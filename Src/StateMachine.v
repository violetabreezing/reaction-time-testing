==> flow/design.v <==
module StateMachine (
    input  wire       clk, rstn,
    input  wire       cur_player,
    input  wire [6:0] signals,
    input  wire [9:0] react_time,
    output wire [2:0] out_machine_state,
    output wire [9:0] avr_react_time_A, avr_react_time_B,
    output wire [2:0] test_turn_A, test_turn_B
);
    wire   signal_action, signal_react, signal_average, signal_compare;    
    wire   signal_start,  signal_overflow, signal_cleared;                 
    assign signal_action  = signals[6];
    assign signal_react   = signals[5];
    assign signal_average = signals[4];
    assign signal_compare = signals[3];
    assign signal_start    = signals[2];
    assign signal_overflow = signals[1];
    assign signal_cleared  = signals[0];
    parameter IDLE     = 3'd0;
    parameter WAIT     = 3'd1;
    parameter CLR_CNT1 = 3'd2;
    parameter START    = 3'd3;
    parameter STORAGE  = 3'd4;
    parameter CLR_CNT2 = 3'd5;
    parameter AVERAGE  = 3'd6;
    parameter COMPARE  = 3'd7;
    parameter PLAYER_A = 1'b1;
    parameter PLAYER_B = 1'b0;
    reg  [2:0]  machine_state;           
    reg  [12:0] sum_react_time [1:0];    
    reg  [2:0]  test_turn      [1:0];    
    assign out_machine_state = machine_state;
    assign sum_react_time_A  = sum_react_time[PLAYER_A];
    assign sum_react_time_B  = sum_react_time[PLAYER_B];
    assign avr_react_time_A  = sum_react_time[PLAYER_A][12:3];
    assign avr_react_time_B  = sum_react_time[PLAYER_B][12:3];
    assign test_turn_A       = test_turn[PLAYER_A];
    assign test_turn_B       = test_turn[PLAYER_B];
    always @(posedge clk or negedge rstn) begin
        if (!rstn)
            machine_state <= IDLE;
        else begin
            case (machine_state)
            IDLE   : begin
                sum_react_time[PLAYER_A] <= 12'd0;
                sum_react_time[PLAYER_B] <= 12'd0;
                test_turn[PLAYER_A]      <= 3'd0;
                test_turn[PLAYER_B]      <= 3'd0;
                machine_state <= signal_action ? WAIT : machine_state;
            end
            WAIT   : begin
                machine_state <= signal_start ? CLR_CNT1 : machine_state;
            end
            CLR_CNT1: begin
                machine_state <= signal_cleared ? START : machine_state;
            end
            START  : begin
                if (signal_react || signal_overflow) begin
                    machine_state <= STORAGE;
                    sum_react_time[cur_player] <= sum_react_time[cur_player] + react_time;
                end
                else machine_state <= machine_state;
            end
            STORAGE: begin
                if (test_turn[cur_player] == 3'd7 && signal_average)
                    machine_state <= AVERAGE;
                else if (test_turn[cur_player] != 3'd7 && signal_action) begin
                    machine_state <= CLR_CNT2;
                    test_turn[cur_player] <= test_turn[cur_player] + 3'd1;
                end
                else machine_state <= machine_state;
            end
            CLR_CNT2: begin
                machine_state <= signal_cleared ? WAIT : machine_state;
            end
            AVERAGE: begin
                if (test_turn[PLAYER_A] == 3'd7 && test_turn[PLAYER_B] == 3'd7 && signal_compare)
                    machine_state <= COMPARE;
                else if (test_turn[cur_player] != 3'd7 && signal_action)
                    machine_state <= WAIT;
                else machine_state <= machine_state;
            end
            COMPARE: machine_state <= machine_state;
            default: machine_state <= IDLE;
            endcase
        end
    end
endmodule  
* From RTL to reports: StateMachine
What the tools print for StateMachine, step after step. Lines are those of the file above, counted from 1. Operators: Yosys type, input widths -> output width; for muxes data width and select width s. Cell names lack the library's common part. The mark n/a stands for no value.
Set-up: top StateMachine, clock port clk, cell library sky130hd, corner tt_025C_1v80

* Elaborated design
Yosys after proc, flatten, opt, wreduce and memory -nomap, before mapping. Print and check cells are not counted. Equal cells are merged and count once.
Storage and ports: bits in registers 35, word-level cells 84, input port bits 20, output and inout port bits 29
Cells by class: $add $sub $neg 2, equality and inequality tests 25, muxes and demuxes 36, reduce/logical cells 14, bitwise operators 2
Operator list (count):
- $pmux 13 s2 | 3
- $mux 13 | 6
- $mux 3 | 23
- $ne 2x2->1 const B | 11
- $eq 3x3->1 const B | 7
- $pmux 3 s7 | 1
- $pmux 3 s2 | 3
- $add 13x10->13 | 1
- $ne 3x3->1 const B | 4
- $reduce_and 5->1 | 2
- $reduce_and 4->1 | 2
- $reduce_and 8->1 | 1
- $eq 3x2->1 const B | 2
- $logic_and 1x1->1 | 5
- $reduce_bool 2->1 | 2
- $add 3x1->3 const B | 1
- $eq 3x1->1 const B | 1
- $logic_not 3->1 | 1
- $not 1->1 | 2
- $logic_or 1x1->1 | 1

* Longest topological paths
Yosys ltp: most cells in a row. Word level: on the elaborated netlist, between registers, memories and ports. Mapped: between sequential cells and ports; inverters and the memories' decode and read muxes count.
Logic depth: depth after elaboration 17, ABC_AREA 0, mapped depth 10, mapped depth without buffers 9

* Netlist
Yosys stat after the flow's synthesis: flattened, memories mapped to cells. It holds for the ABC_AREA given above (unset counts as 0); a run with the other value may have another netlist.
Cell types:
- edfxtp_1 | count 32, total area 960.922 sq um
- buf_4 | count 21, total area 157.651 sq um
- ha_1 | count 12, total area 150.144 sq um
- mux2_2 | count 12, total area 135.13 sq um
- dfrtp_1 | count 3, total area 75.072 sq um
- mux2i_1 | count 7, total area 70.067 sq um
- a21oi_1 | count 13, total area 65.062 sq um
- nor2_1 | count 17, total area 63.811 sq um
- nand2_1 | count 13, total area 48.797 sq um
- o21ai_0 | count 9, total area 45.043 sq um
- nand2b_1 | count 5, total area 31.28 sq um
- inv_1 | count 8, total area 30.029 sq um
- nand3_1 | count 6, total area 30.029 sq um
- nor3_1 | count 6, total area 30.029 sq um
- a21o_1 | count 3, total area 22.522 sq um
- nor3b_1 | count 3, total area 22.522 sq um
- o211ai_1 | count 3, total area 22.522 sq um
- o21a_1 | count 3, total area 22.522 sq um
Other cell types: 26; their cells: 37.
Synthesis totals: mapped cells 213, buffers 26, chip area (Yosys) 2280.9 sq um, sequential area 1036.0 sq um, flip-flops 35

* Worst setup path after synthesis
Source: OpenSTA report_checks on the synthesized netlist (no wires, ideal clock, input and output delay 20% of the period each), path of least setup slack; recovery checks are left aside. Register names are those of the netlist, which keeps one name where synthesis merged equal registers.
Timing post-synthesis: path type input to register, start point input port cur_player, end point register sum_react_time[0][11], stages 10, setup slack 0.152 ns, library setup time 0.270 ns, data arrival time 2.708 ns, clock period 3.13 ns, path buffers 2, delay of the path 2.352 ns, data required time 2.860 ns, time at the first pin 0.626 ns, external input delay 0.626 ns, synthesis period reached 2.978 ns
"delay of the path" is the arrival time less input delay plus setup time. "stages": output pins that drive a net of the path, with the launching flip-flop's if there is one; two outputs of one cell count as two. "synthesis period reached" = period - worst setup slack (recovery checks aside). The figure is calculated, with input and output delays left at 20% of the set period. Between the ends stands the longest chain of elaborated cells between them, by number of cells; it is not shown to be the way that was timed. Of several equally long chains one is given. A line is the first line of the expression or statement that the cell stems from. Yosys adds cells for indexed reads and writes and turns some case tables into memories. Ways into the end's enable are left out, as the timed path ends at the data pin.
Between the ends, post-synthesis: cells stage by stage buf_2 > buf_1 > mux2i_1 > inv_1 > ha_1 > a21o_1 > and4_2 > o21ai_0 > a211oi_1 > mux2i_1, cells in the longest elaborated chain 8, elaborated cells between the ends (all ways) 8, classes of those cells add/sub (1); mux (6); logic (1)
Ends and longest elaborated chain, post-synthesis:
- from (decl) | RTL line 3 | input  wire       cur_player,
- $not 1->1 | RTL line 60 | sum_react_time[cur_player] <= sum_react_time[cur_player] + react_time;
- $pmux 13 s2 | RTL line 60
- $mux 13 | RTL line 58 | if (signal_react || signal_overflow) begin
- $mux 13 | RTL line 43 | case (machine_state)
- $add 13x10->13 | RTL line 60
- $mux 13 | RTL line 60
- $mux 13 | RTL line 58
- $pmux 13 s2 | RTL line 43
- to (assign) | RTL line 46 | sum_react_time[PLAYER_B] <= 12'd0;
- to (assign) | RTL line 60
- to (decl) | RTL line 30 | reg  [12:0] sum_react_time [1:0];

* Worst path after layout
From the final timing report of entry B: the path of least setup slack in the routed layout; clock arrival at registers is part of the times.
Timing after layout: path type input to register, start point input port cur_player, end point register sum_react_time[0][10], external input delay 1.18 ns, library setup time 0.13 ns, stages 10, setup slack 1.75 ns, path buffers 1, data required time 6.04 ns, time at the first pin 1.18 ns, data arrival time 4.29 ns, clock period 5.89 ns
Between the ends stands the longest chain of elaborated cells between them, by number of cells; it is not shown to be the way that was timed. Of several equally long chains one is given. Ways into the end's enable are left out, as the timed path ends at the data pin.
Between the ends, after layout: cells stage by stage clkdlybuf4s50_1 > mux2_2 > ha_1 > inv_1 > fa_1 > nor2b_4 > o31a_1 > o31a_1 > or4_1 > nand2_1, cells in the longest elaborated chain 8, elaborated cells between the ends (all ways) 8, classes of those cells add/sub (1); mux (6); logic (1)
Ends and longest elaborated chain, after layout:
- from (decl) | RTL line 3 | input  wire       cur_player,
- $not 1->1 | RTL line 60 | sum_react_time[cur_player] <= sum_react_time[cur_player] + react_time;
- $pmux 13 s2 | RTL line 60
- $mux 13 | RTL line 58 | if (signal_react || signal_overflow) begin
- $mux 13 | RTL line 43 | case (machine_state)
- $add 13x10->13 | RTL line 60
- $mux 13 | RTL line 60
- $mux 13 | RTL line 58
- $pmux 13 s2 | RTL line 43
- to (assign) | RTL line 46 | sum_react_time[PLAYER_B] <= 12'd0;
- to (assign) | RTL line 60
- to (decl) | RTL line 30 | reg  [12:0] sum_react_time [1:0];

Subject: StateMachine on sky130hd, stored results

Hello all,

Top module StateMachine; platform sky130hd; tools Yosys and OpenROAD; 2 stored runs in no particular order. Input and output delays are each 20% of the period that was set; the output load is 0.01 pF.
"period reached" is the run's clock period less its worst setup slack. It is reckoned from that one timing run; input and output delays stay at 20% of the period that was set.
"critical path time" is the time allowed to the run's worst setup path (the clock period less input and output delay, where it has them) less its slack. Clock arrival times count: a late capture clock shortens it, a late launch clock lengthens it.
"total power after layout" rests on the timing tool's default activity at the inputs, not on a simulated workload.

* Entry A | settings: period_ns 2.63; CORE_UTILIZATION 71; SETUP_SLACK_MARGIN 0.05; PLACE_DENSITY 0.88; HOLD_SLACK_MARGIN 0.05; ABC_AREA 0; CTS_CLUSTER_SIZE 27; CAP_MARGIN 15; MIN_ROUTING_LAYER met1; MAX_ROUTING_LAYER met4; CORE_MARGIN 2; SLEW_MARGIN 20 | unfinished; error DPL-0033 in clock tree synthesis
* Entry B | settings: period_ns 5.89; CORE_UTILIZATION 30; SETUP_SLACK_MARGIN 0.6; PLACE_DENSITY_LB_ADDON 0.0; CELL_PAD_IN_SITES_DETAIL_PLACEMENT 0; TNS_END_PERCENT 80; CTS_CLUSTER_SIZE 94; CAP_MARGIN 5; MAX_ROUTING_LAYER met5; CORE_MARGIN 2; SLEW_MARGIN 20 | results: mapped cell area after synthesis 2280.9 sq um; full die area 8316.5 sq um; utilization after routing 38.5 %; setup slack of the worst path 1.746 ns; total power after layout 1.053 mW; period reached 4.144 ns; critical path time 2.97 ns; kind of the worst setup path input to register

Thanks
