==> flow/design.v <==
module PWM (
    input  wire clk,
    input  wire rstn,
    input  wire bright,
    output reg  pwm_div256
);
    reg [7:0] cnt;
    reg [7:0] duty [1:0];
    initial begin
        duty[0] = 8'd4;
        duty[1] = 8'd254;
    end
    always @(posedge clk or negedge rstn) begin
        if (!rstn) begin
            cnt <= 8'd0;
            pwm_div256 <= 1'b0;
        end
        else begin
            cnt <= cnt + 8'd1;
            pwm_div256 <= (cnt <= duty[bright]) ? 1'b1 : 1'b0;
        end
    end
endmodule  
module RGB (
    input  wire       clk, rstn,
    input  wire       cur_player,
    input  wire [2:0] machine_state,
    input  wire [2:0] test_turn_A, test_turn_B,
    input  wire [9:0] avr_react_time_A, avr_react_time_B,
    output wire [2:0] rgb1, rgb2
);
    parameter IDLE     = 3'd0;
    parameter WAIT     = 3'd1;
    parameter CLR_CNT1 = 3'd2;
    parameter START    = 3'd3;
    parameter STORAGE  = 3'd4;
    parameter CLR_CNT2 = 3'd5;
    parameter AVERAGE  = 3'd6;
    parameter COMPARE  = 3'd7;
    parameter PLAYER_A = 1'b1;
    parameter PLAYER_B = 1'b0;
    wire [2:0] test_turn [1:0];
    assign test_turn[PLAYER_A] = test_turn_A;
    assign test_turn[PLAYER_B] = test_turn_B;
    wire [9:0] avr_react_time [1:0];
    assign avr_react_time[PLAYER_A] = avr_react_time_A;
    assign avr_react_time[PLAYER_B] = avr_react_time_B;
    parameter RED   = 3'b001;
    parameter BLUE  = 3'b100;
    parameter GREEN = 3'b010;
    parameter WHITE = 3'b111;
    parameter BLACK = 3'b000;
    parameter FULL  = 1'b1;
    parameter SEMI  = 1'b0;
    reg [2:0] color  [1:0];
    reg [1:0] bright;
    always @(posedge clk or negedge rstn) begin
        if (!rstn) begin
            color [PLAYER_A] <= BLACK;
            color [PLAYER_B] <= BLACK;
            bright           <= {FULL, FULL};
        end
        else if (machine_state == AVERAGE) begin
            color [cur_player]  <= (test_turn[cur_player] == 3'd7) ? RED : BLACK;
            color [~cur_player] <= BLACK;
            bright <= {FULL, FULL};
        end
        else if (machine_state == COMPARE) begin
            color  [PLAYER_A]  <= WHITE;
            color  [PLAYER_B]  <= WHITE;
            bright [PLAYER_A] <= (avr_react_time[PLAYER_A] <= avr_react_time[PLAYER_B]) ? FULL : SEMI;
            bright [PLAYER_B] <= (avr_react_time[PLAYER_A] >= avr_react_time[PLAYER_B]) ? FULL : SEMI;
        end
        else if (machine_state == IDLE) begin
            color [PLAYER_A] <= BLACK;
            color [PLAYER_B] <= BLACK;
            bright <= {FULL, FULL};
        end
        else if (machine_state == STORAGE) begin
            color [cur_player]  <= (test_turn[cur_player] == 3'd7) ? BLUE: GREEN;
            color [~cur_player] <= BLACK;
            bright <= {FULL, FULL};
        end
        else begin
            color  [cur_player]  <= GREEN;
            color  [~cur_player] <= BLACK;
            bright <= {FULL, FULL};
        end
    end
    wire pwm1;
    PWM u1_PWM(
    	.clk        (clk    ),
        .rstn       (rstn   ),
        .bright     (bright[PLAYER_A]),
        .pwm_div256 (pwm1   )
    );
    wire pwm2;
    PWM u2_PWM(
    	.clk        (clk    ),
        .rstn       (rstn   ),
        .bright     (bright[PLAYER_B]),
        .pwm_div256 (pwm2   )
    );
    assign rgb1 = ~(color[PLAYER_A] & {3{pwm1}});
    assign rgb2 = ~(color[PLAYER_B] & {3{pwm2}});
    wire [2:0] color_A, color_B;
    assign color_A = color[PLAYER_A];
    assign color_B = color[PLAYER_B];
endmodule  
# Step by step through the tools: RGB
# What the tools print for RGB, step after step.
# Lines are those of the file above, counted from 1.
# Operators: Yosys type, input widths -> output width; for muxes data width and select width s.
# Library cell names are shortened.
# The mark - stands for no value.
# inputs
top_module	RGB
clk_port	clk
lib	sky130hd
pvt_corner	tt_025C_1v80

# Elaborated design
# Counts by Yosys on the flattened word-level netlist (proc, flatten, opt, wreduce). Print and check cells are left out. Cells with the same type and inputs are merged into one.
# Memory sizes are those after Yosys's memory passes, which may raise the word count (mostly to a power of two), join words into wider ones and drop unused or constant bits.
# bits
regBits	26
mem_bits_ro	24
memories	2
input_bits	32
# classes
add_sub_neg	2
n_cmp	4
eq_ne	5
muxes	30
n_logic	5
n_reduce_logical	1
# mem_list
name	size	width	rd	write_ports	line	source
u1_PWM.duty	2	6	1	0	8	reg [7:0] duty [1:0];
u2_PWM.duty	2	6	1	0	8
# ops
op	count
$mux 3	16
$add 8x1->8 const B	2
$le 8x8->1	2
$eq 3x3->1 const B	5
$mux 1	11
$ge 10x10->1	1
$le 10x10->1	1
$and 3x3->3	2
$not 3->3	2
$pmux 3 s2	1
$mux 2	2
$logic_not 3->1	1
$not 1->1	1

# Longest topological paths
# Yosys ltp: most cells in a row. Word level: on the elaborated netlist, between registers, memories and ports. Mapped: between sequential cells and ports; inverters and the memories' decode and read muxes count.
# depth
ltp_word	13
abc_area	0
ltp_mapped	6
ltp_nobuf	6

# Netlist
# Yosys stat after the flow's synthesis: flattened, memories mapped to cells. It holds for the ABC_AREA given above (unset counts as 0); a run with the other value may have another netlist.
# The area totals of this step are shown rounded.
# types
cell_type	count	type_area_um2
dfrtp_1	24	600.576
ha_1	24	300.288
inv_1	23	86.333
xnor2_1	9	78.826
dfstp_2	2	52.55
nand2_1	14	52.55
nand4_1	8	50.048
nand3_1	9	45.043
a21oi_1	6	30.029
o21ai_0	6	30.029
xor2_1	3	26.275
and3_1	4	25.024
a31oi_1	3	18.768
o32ai_1	2	17.517
a2111oi_2	1	15.014
a21boi_0	2	15.014
a21o_1	2	15.014
nor2_1	4	15.014
# Not listed: further types 7, cells in them 10.
# synth_totals
cells	156
area_um2	1550
sequential_area_um2	653
flip_flops	26
n_buf	0
# By module: a second synthesis without flattening, with its own total; a netlist apart from the flattened one above.
# unflattened
hier_cells	156
area_unflattened_um2	1540
# Rows give one instance, submodules left out.
# by_module
module	instances	cells	area_um2
PWM	2	41	467
RGB	1	74	611

# Timing after synthesis
# Path of least setup slack by OpenSTA after synthesis, without wires, with an ideal clock, recovery checks aside; 20% of the period is set as input and as output delay. Where synthesis merged equal registers, the netlist keeps one of their names.
# synth_path
path_kind	register to register
startpoint	register bright[0]
endpoint	register u2_PWM.pwm_div256
clock_period_ps	1490
launch_ps	0
arrival_time_ps	1441
t_required_ps	1389
setup_slack_ps	-51
path_delay_ps	1542
path_stages	7
n_path_buf	0
synth_period_reached_ps	1541
# "path_delay_ps" = arrival - input delay + setup time.
# "path_stages": output pins that drive a net of the path, with the launching flip-flop's if there is one; two outputs of one cell count as two.
# "synth_period_reached_ps" is the clock period less the worst setup slack; recovery checks do not enter. This is arithmetic on one report: input and output delays are still those of the set period (20% each).
# The rows between start and end are the longest chain of elaborated cells between them; the timing report does not say that the signal goes this way. Where chains are equally long, one stands for them.
# Each line given opens the expression or statement behind the cell; cells for indexed reads and writes are added by Yosys, which also makes memories of some case tables.
# The chain passes a memory read, where the word-level depth is cut; so it can be longer than that depth.
# At most two assigning lines are given for a register; there are more.
# synth_between
path_cell_list	dfstp_2 inv_1 ha_1 a21o_1 a21oi_1 nor2b_1 o32ai_1
elab_chain_cells	3
cells_between	3
lines_between	2
cone_classes	1 x compare; 1 x mux; 1 x memory
# synth_lines
element	line	source
start, declared	56	reg [1:0] bright;
start, assigned	61	bright           <= {FULL, FULL};
start, assigned	66	bright <= {FULL, FULL};
$mem_v2 2x6	8	reg [7:0] duty [1:0];
$le 8x8->1	20	pwm_div256 <= (cnt <= duty[bright]) ? 1'b1 : 1'b0;
$mux 1	20
end, assigned	16	pwm_div256 <= 1'b0;
end, assigned	20
end, declared	5	output reg  pwm_div256

# Worst path after layout
# Path of least setup slack in the final report of run 1 (OpenROAD, finished layout, wires in). Where an end is a register, its clock arrival counts in the times.
# The path's times are printed in steps of 10 ps; the period is the one set.
# layout_path
path_kind	input to register
startpoint	input avr_react_time_B[3]
endpoint	register bright[1]
clock_period_ps	2290
input_delay_ps	460
launch_ps	460
arrival_time_ps	2060
t_required_ps	2500
setup_slack_ps	440
path_stages	7
n_path_buf	1
# The rows between start and end are the longest chain of elaborated cells between them; the timing report does not say that the signal goes this way. Where chains are equally long, one stands for them.
# At most two assigning lines are given for a register; there are more.
# layout_between
path_cell_list	clkdlybuf4s50_1 inv_1 ha_1 a21oi_1 o21ai_0 a2111oi_2 nand2b_1
elab_chain_cells	4
cells_between	4
lines_between	3
cone_classes	1 x compare; 3 x mux
# layout_lines
element	line	source
start, declared	29	input  wire [9:0] avr_react_time_A, avr_react_time_B,
$le 10x10->1	71	bright [PLAYER_A] <= (avr_react_time[PLAYER_A] <= avr_react_time[PLAYER_B]) ? FULL : SEMI;
$mux 1	71
$mux 1	68	else if (machine_state == COMPARE) begin
$mux 1	63	else if (machine_state == AVERAGE) begin
end, assigned	61	bright           <= {FULL, FULL};
end, assigned	66	bright <= {FULL, FULL};
end, declared	56	reg [1:0] bright;

Lab notebook: RGB

Top module RGB; platform sky130hd; tools Yosys and OpenROAD; 2 stored runs in no particular order. Input and output delays are each 20% of the period that was set; the output load is 0.01 pF.
"achieved_period_ps" means the clock period less the worst setup slack. The figure is calculated, with input and output delays left at 20% of the set period.
"worst_path_ps" = time allowed to the worst setup path (clock period - input delay - output delay, where it has them) - its slack; a late launch clock adds to it, a late capture clock takes from it.
"power_total_mw": no workload was simulated; the value follows from the tool's default switching activity.
"worst_path_ps" is known to 10 ps.
Results are given in rounded form.

Run 1, flow files:
==> flow/run.sh <==
#!/bin/bash
# the make line also repeats the synthesis and layout settings of config.mk as NAME=value (left out here)
make -C /OpenROAD-flow-scripts/flow DESIGN_CONFIG=/design/flow/config.mk WORK_HOME=/design/flow/orfs CLKGATE_MAP_FILE= finish
==> flow/config.mk <==
export PLATFORM = sky130hd
export DESIGN_NAME = RGB
export DESIGN_NICKNAME = RGB
export VERILOG_FILES = /design/flow/design.v
export SDC_FILE = /design/flow/constraint.sdc
export NUM_CORES = 4
export LEC_CHECK = 0
export CAP_MARGIN = 20
export CORE_MARGIN = 2
export CORE_UTILIZATION = 40
export SLEW_MARGIN = 20
==> flow/constraint.sdc <==
create_clock -name core_clock -period 2.29 [get_ports {clk}]
set_input_delay 0.4580 -clock core_clock [delete_from_list [all_inputs] [get_ports {clk}]]
set_output_delay 0.4580 -clock core_clock [all_outputs]
set_load 0.01 [all_outputs]

==> results of run 1, as CSV <==
result,value
total_negative_slack_ps,0
ys_area_um2,1550
setup_worst_slack_ps,437
stdcell_area_um2,2040
power_total_mw,0.916
worst_path_ps,1400
worstPathKind,"input to register"
achieved_period_ps,1853
post_route_util_pct,55.3
die_um2,4380

Run 2, flow files:
==> flow/run.sh <==
#!/bin/bash
# the make line also repeats the synthesis and layout settings of config.mk as NAME=value (left out here)
make -C /OpenROAD-flow-scripts/flow DESIGN_CONFIG=/design/flow/config.mk WORK_HOME=/design/flow/orfs CLKGATE_MAP_FILE= finish
==> flow/config.mk <==
export PLATFORM = sky130hd
export DESIGN_NAME = RGB
export DESIGN_NICKNAME = RGB
export VERILOG_FILES = /design/flow/design.v
export SDC_FILE = /design/flow/constraint.sdc
export NUM_CORES = 4
export LEC_CHECK = 0
export ABC_AREA = 1
export CAP_MARGIN = 40
export CORE_MARGIN = 3
export CORE_UTILIZATION = 30
export GPL_ROUTABILITY_DRIVEN = 1
export MAX_ROUTING_LAYER = met4
export MIN_ROUTING_LAYER = met2
export PLACE_DENSITY_LB_ADDON = 0.02
export SETUP_SLACK_MARGIN = -0.04
export SLEW_MARGIN = 25
==> flow/constraint.sdc <==
create_clock -name core_clock -period 1.62 [get_ports {clk}]
set_input_delay 0.3240 -clock core_clock [delete_from_list [all_inputs] [get_ports {clk}]]
set_output_delay 0.3240 -clock core_clock [all_outputs]
set_load 0.01 [all_outputs]

==> results of run 2, as CSV <==
result,value
total_negative_slack_ps,0
ys_area_um2,1620
setup_worst_slack_ps,50
stdcell_area_um2,2160
power_total_mw,1.29
worst_path_ps,1570
worstPathKind,"register to register"
achieved_period_ps,1570
post_route_util_pct,41.7
die_um2,6310
